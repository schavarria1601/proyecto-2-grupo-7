==> flow/design.v <==
`timescale 1ns / 1ps
module Prueba_Switch(
        clk,
        reset,
        Switch0,
        Left,
        Right,
        Aumentar,
        Disminuir,
        locali_cursor,
        dia,
        mes,
        year,
        hora,
        min,
        hora_timer,
        min_timer
    );
 input clk;
 input reset;
 input Switch0;
 input Left;
 input Right;
 input Aumentar;
 input Disminuir;
parameter prmtr = 8;
output [prmtr-1:0]dia;
output [prmtr-1:0]mes;
output [prmtr-1:0]year;
output [prmtr-1:0]hora;
output [prmtr-1:0]min;
output [prmtr-1:0]hora_timer;
output [prmtr-1:0]min_timer;
output reg [3:0] locali_cursor;
reg [prmtr-1:0]dia_reg;
reg [prmtr-1:0]mes_reg;
reg [prmtr-1:0]year_reg;
reg [prmtr-1:0]hora_reg;
reg [prmtr-1:0]min_reg;
reg [prmtr-1:0]hora_timer_reg;
reg [prmtr-1:0]min_timer_reg;
parameter caso_dia = 3'd0;
parameter caso_mes = 3'd1;
parameter caso_year = 3'd2;
reg [2:0] caso = caso_dia;
always@(posedge clk)
if (reset)begin
        locali_cursor = 4'b0; 
        dia_reg <= 8'd0;
        mes_reg <= 8'd0;
        year_reg <=8'd0;
        hora_reg <=8'd0;
        min_reg <=8'd0;
        hora_timer_reg <=8'd0;
        min_timer_reg <=8'd0;
        end
else
   begin
            case (caso)
            caso_dia:begin
                   locali_cursor <= 4'b0; 
                   if (Right)begin
                     caso <=caso_mes;
                   end
                   else begin
                        if (Left) begin
                            caso <= caso_year;
                            end
                        else
                            caso <= caso_dia;
                            if(Aumentar) begin
                                if (dia_reg == 8'd31)begin
                                 dia_reg<= 8'd0;
                                end
                                else begin
                                dia_reg <= dia_reg + 1'b1;
                                end
                            end
                            else begin
                                if(Disminuir)begin
                                    if(dia_reg == 8'd0)begin
                                     dia_reg <= 8'd31;
                                     end
                                    else begin
                                    dia_reg<= dia_reg - 1'b1;
                                    end
                                end
                                else begin
                                dia_reg <= dia_reg;
                                end
                            end
                   end      
            end
            caso_mes:begin
                locali_cursor <= 4'd1; 
                if(Right)begin
                caso <= caso_year;
                end
                else begin
                    if(Left)begin
                    caso <= caso_dia;
                    end   
                    else begin
                    caso <=caso_mes;
                    if(Aumentar) begin
                        if (mes_reg == 8'd31)begin
                         mes_reg<= 8'd0;
                        end
                        else begin
                        mes_reg <= mes_reg + 1'b1;
                        end
                    end
                    else begin
                        if(Disminuir)begin
                            if(mes_reg == 8'd0)begin
                             mes_reg <= 8'd31;
                             end
                            else begin
                            mes_reg<= mes_reg - 1'b1;
                            end
                        end
                        else begin
                        mes_reg <= mes_reg;
                        end
                    end
                    end
                end
            end
            caso_year:begin
            locali_cursor <= 4'd2; 
                if(Right)begin
                caso <= caso_dia;
                end
                else begin
                   if(Left)begin
                   caso <=caso_mes;
                   end 
                   else begin
                   caso <= caso_year;
                     if(Aumentar) begin
                                    if (year_reg == 8'd31)begin
                                     year_reg<= 8'd0;
                                    end
                                    else begin
                                    year_reg <= year_reg + 1'b1;
                                    end
                                end
                                else begin
                                    if(Disminuir)begin
                                        if(year_reg == 8'd0)begin
                                         year_reg <= 8'd31;
                                         end
                                        else begin
                                        year_reg <= year_reg - 1'b1;
                                        end
                                    end
                                    else begin
                                    year_reg <= year_reg;
                                    end
                                end
                   end
                end
            end
            default: caso <= caso_dia;
            endcase
   end
assign dia = dia_reg;
assign mes = mes_reg;
assign year = year_reg;
assign hora = hora_reg;
assign min = min_reg;
assign hora_timer = hora_timer_reg;
assign min_timer = min_timer_reg; 
endmodule
* Tool chain data of Prueba_Switch
Tool output for the design above, in the order of the flow. Line numbers count from 1 in the design file above. Operators: Yosys type, input widths -> output width; for muxes data width and select width s. Cell names lack the library's common part. A cell with -- has no value.
Design: design top Prueba_Switch, clock port clk, library sky130hd, corner tt_025C_1v80

* Word-level counts
Source: Yosys, flattened and elaborated, memories not mapped. Widths are those after wreduce. Registers that Yosys merges into a memory's read port (data or address) are not register bits. Print and check cells do not count. Equal cells are merged and count once.
Bit counts: elaborated cells 47, word width x clocked read ports 0, ROM bits 0, memories 0, register bits 31, RAM bits 0, latch bits 0
Cells by class: multiply operators 0, bitwise gates (word level) 2, mux-type cells 20, $lt $le $gt $ge 0, divide/modulo/power cells 0, reductions and logical operators 9, eq/ne operators 5, shift operators 0, $add $sub $neg 6
Operators by type and width (count):
- $mux 8 | 12
- $add 8x1->8 const B | 3
- $sub 8x1->8 const B | 3
- $eq 8x5->1 const B | 3
- $logic_not 8->1 | 3
- $pmux 4 s3 | 1
- $mux 2 | 5
- $pmux 3 s3 | 1
- $reduce_and 4->1 | 2
- $eq 3x1->1 const B | 1
- $eq 3x2->1 const B | 1
- $logic_not 3->1 | 1
- $reduce_and 3->1 | 1
- $reduce_bool 3->1 | 1
- $not 1->1 | 2
- $reduce_bool 2->1 | 1
- $mux 1 | 1

* Logic depth
Longest topological path by Yosys (ltp), each cell counted once; first at word level (registers and memories cut), then after technology mapping (sequential cells cut; the memories' decode and read muxes count).
Logic depth: word-level depth 4, ABC_AREA 0, mapped depth 7, mapped depth without buffers 6

* Synthesis result
The flow's flattened synthesis, as Yosys stat reports it; memories are mapped. The netlist is that of the ABC_AREA named above (0 if unset); the other value can give another one. Totals and module areas in this step are rounded.
Cell types (count):
- dfxtp_1 | 26
- buf_4 | 34
- nand4_1 | 16
- nor3_1 | 16
- clkbuf_1 | 21
- nor2_1 | 21
- xnor2_1 | 9
- a21oi_1 | 15
- ha_1 | 6
- nand3_1 | 14
- nand2_1 | 17
- edfxtp_1 | 2
- or4b_2 | 6
- a211oi_1 | 7
- inv_1 | 11
- mux2i_1 | 4
- o21ai_0 | 8
- a31oi_1 | 6
Not listed: further types 43, cells in them 80.
Synthesis totals: cell area after synthesis 0.00244 mm2, buffer cells 64, cells in the netlist 319, flip-flop cells 28

* Timing after synthesis
Path of least setup slack by OpenSTA after synthesis, without wires, with an ideal clock, recovery checks aside; 20% of the period is set as input and as output delay. Where synthesis merged equal registers, the netlist keeps one of their names.
Path post-synthesis: path kind register to register, start register dia_reg[0], end register dia_reg[4], data required time 1.962 ns, setup slack 0.167 ns, launch time at the first pin 0.000 ns, stages on the path 8, period 2.09 ns, delay of the path 1.923 ns, path buffers 1, arrival time 1.795 ns, library setup time 0.128 ns, period reached after synthesis 1.923 ns
"delay of the path" is the arrival time less input delay plus setup time. "stages on the path": output pins that drive a net of the path, with the launching flip-flop's if there is one; two outputs of one cell count as two. "period reached after synthesis" = period - worst setup slack (recovery checks aside). The figure is calculated, with input and output delays left at 20% of the set period. The rows between start and end are the longest chain of elaborated cells between them; the timing report does not say that the signal goes this way. Where chains are equally long, one stands for them. Each line given opens the expression or statement behind the cell; cells for indexed reads and writes are added by Yosys, which also makes memories of some case tables. At most two assigning lines are given for a register; there are more.
On the way, post-synthesis: path through dfxtp_1 clkbuf_1 inv_1 ha_1 or4b_2 a211oi_1 xnor2_1 nor2_1, cells in the longest elaborated chain 4, elaborated cells between the ends (all ways) 8, RTL lines with such cells 6, classes of those cells add/sub (2); eq/ne (1); mux (4); reduce/logical (1)
Ends and longest elaborated chain, post-synthesis:
- start: declaration | RTL line 35 | reg [prmtr-1:0]dia_reg;
- start: assignment | RTL line 76 | dia_reg <= dia_reg + 1'b1;
- start: assignment | RTL line 85 | dia_reg<= dia_reg - 1'b1;
- $sub 8x1->8 | RTL line 85
- $mux 8 | RTL line 81 | if(dia_reg == 8'd0)begin
- $mux 8 | RTL line 80 | if(Disminuir)begin
- $mux 8 | RTL line 71 | if(Aumentar) begin
- end: assignment | RTL line 76
- end: assignment | RTL line 85
- end: declaration | RTL line 35

* Timing after layout
From the final timing report of flow run 1: the path of least setup slack in the routed layout; clock arrival at registers is part of the times.
Path post-layout: path kind input to register, start input port Left, end register mes_reg[0], launch time at the first pin 0.47 ns, arrival time 2.34 ns, setup slack 0.22 ns, period 2.37 ns, path buffers 1, data required time 2.56 ns, library setup time 0.08 ns, stages on the path 5
The rows between start and end are the longest chain of elaborated cells between them; the timing report does not say that the signal goes this way. Where chains are equally long, one stands for them. At most two assigning lines are given for a register; there are more.
On the way, post-layout: path through clkdlybuf4s50_1 or4b_2 nor2_4 a21oi_1 a311oi_1, cells in the longest elaborated chain 2, elaborated cells between the ends (all ways) 2, RTL lines with such cells 0, classes of those cells logic (1); reduce/logical (1)
Ends and longest elaborated chain, post-layout:
- start: declaration | RTL line 22 | input Left;
- $not 1->1
- $reduce_and 4->1
- end: assignment | RTL line 110 | mes_reg <= mes_reg + 1'b1;
- end: assignment | RTL line 119 | mes_reg<= mes_reg - 1'b1;
- end: declaration | RTL line 36 | reg [prmtr-1:0]mes_reg;

Lab notebook: Prueba_Switch

Settings and measured results of 2 stored flow runs for module Prueba_Switch (sky130hd), not sorted in any way. The constraints put input and output delay at 20% of the set period each and load the outputs with 0.01 pF.
"power" rests on the timing tool's default activity at the inputs, not on a simulated workload.
Values from the reports are rounded here.
[flow run 1] settings: period_ns=2.37, SETUP_SLACK_MARGIN=0.03, CAP_MARGIN=20, CORE_MARGIN=2, CORE_UTILIZATION=40, SLEW_MARGIN=20
[flow run 1] result: chip area after synthesis (Yosys) 0.00244 mm2, die area 0.00675 mm2, standard-cell area of the final layout 0.00284 mm2, worst setup slack after layout 0.221 ns, total negative slack 0.000 ns, worst hold slack 0.592 ns, power 1110 µW
[flow run 2] settings: period_ns=4.2, CORE_UTILIZATION=51, PLACE_DENSITY=0.57, CORE_ASPECT_RATIO=0.51, CORE_MARGIN=6, CELL_PAD_IN_SITES_GLOBAL_PLACEMENT=1, ABC_AREA=0, GPL_ROUTABILITY_DRIVEN=1, CTS_CLUSTER_DIAMETER=125, SLEW_MARGIN=0, CAP_MARGIN=20
[flow run 2] result: chip area after synthesis (Yosys) 0.00244 mm2, die area 0.00669 mm2, standard-cell area of the final layout 0.00264 mm2, worst setup slack after layout 1.50 ns, total negative slack 0.000 ns, worst hold slack 0.597 ns, power 603 µW
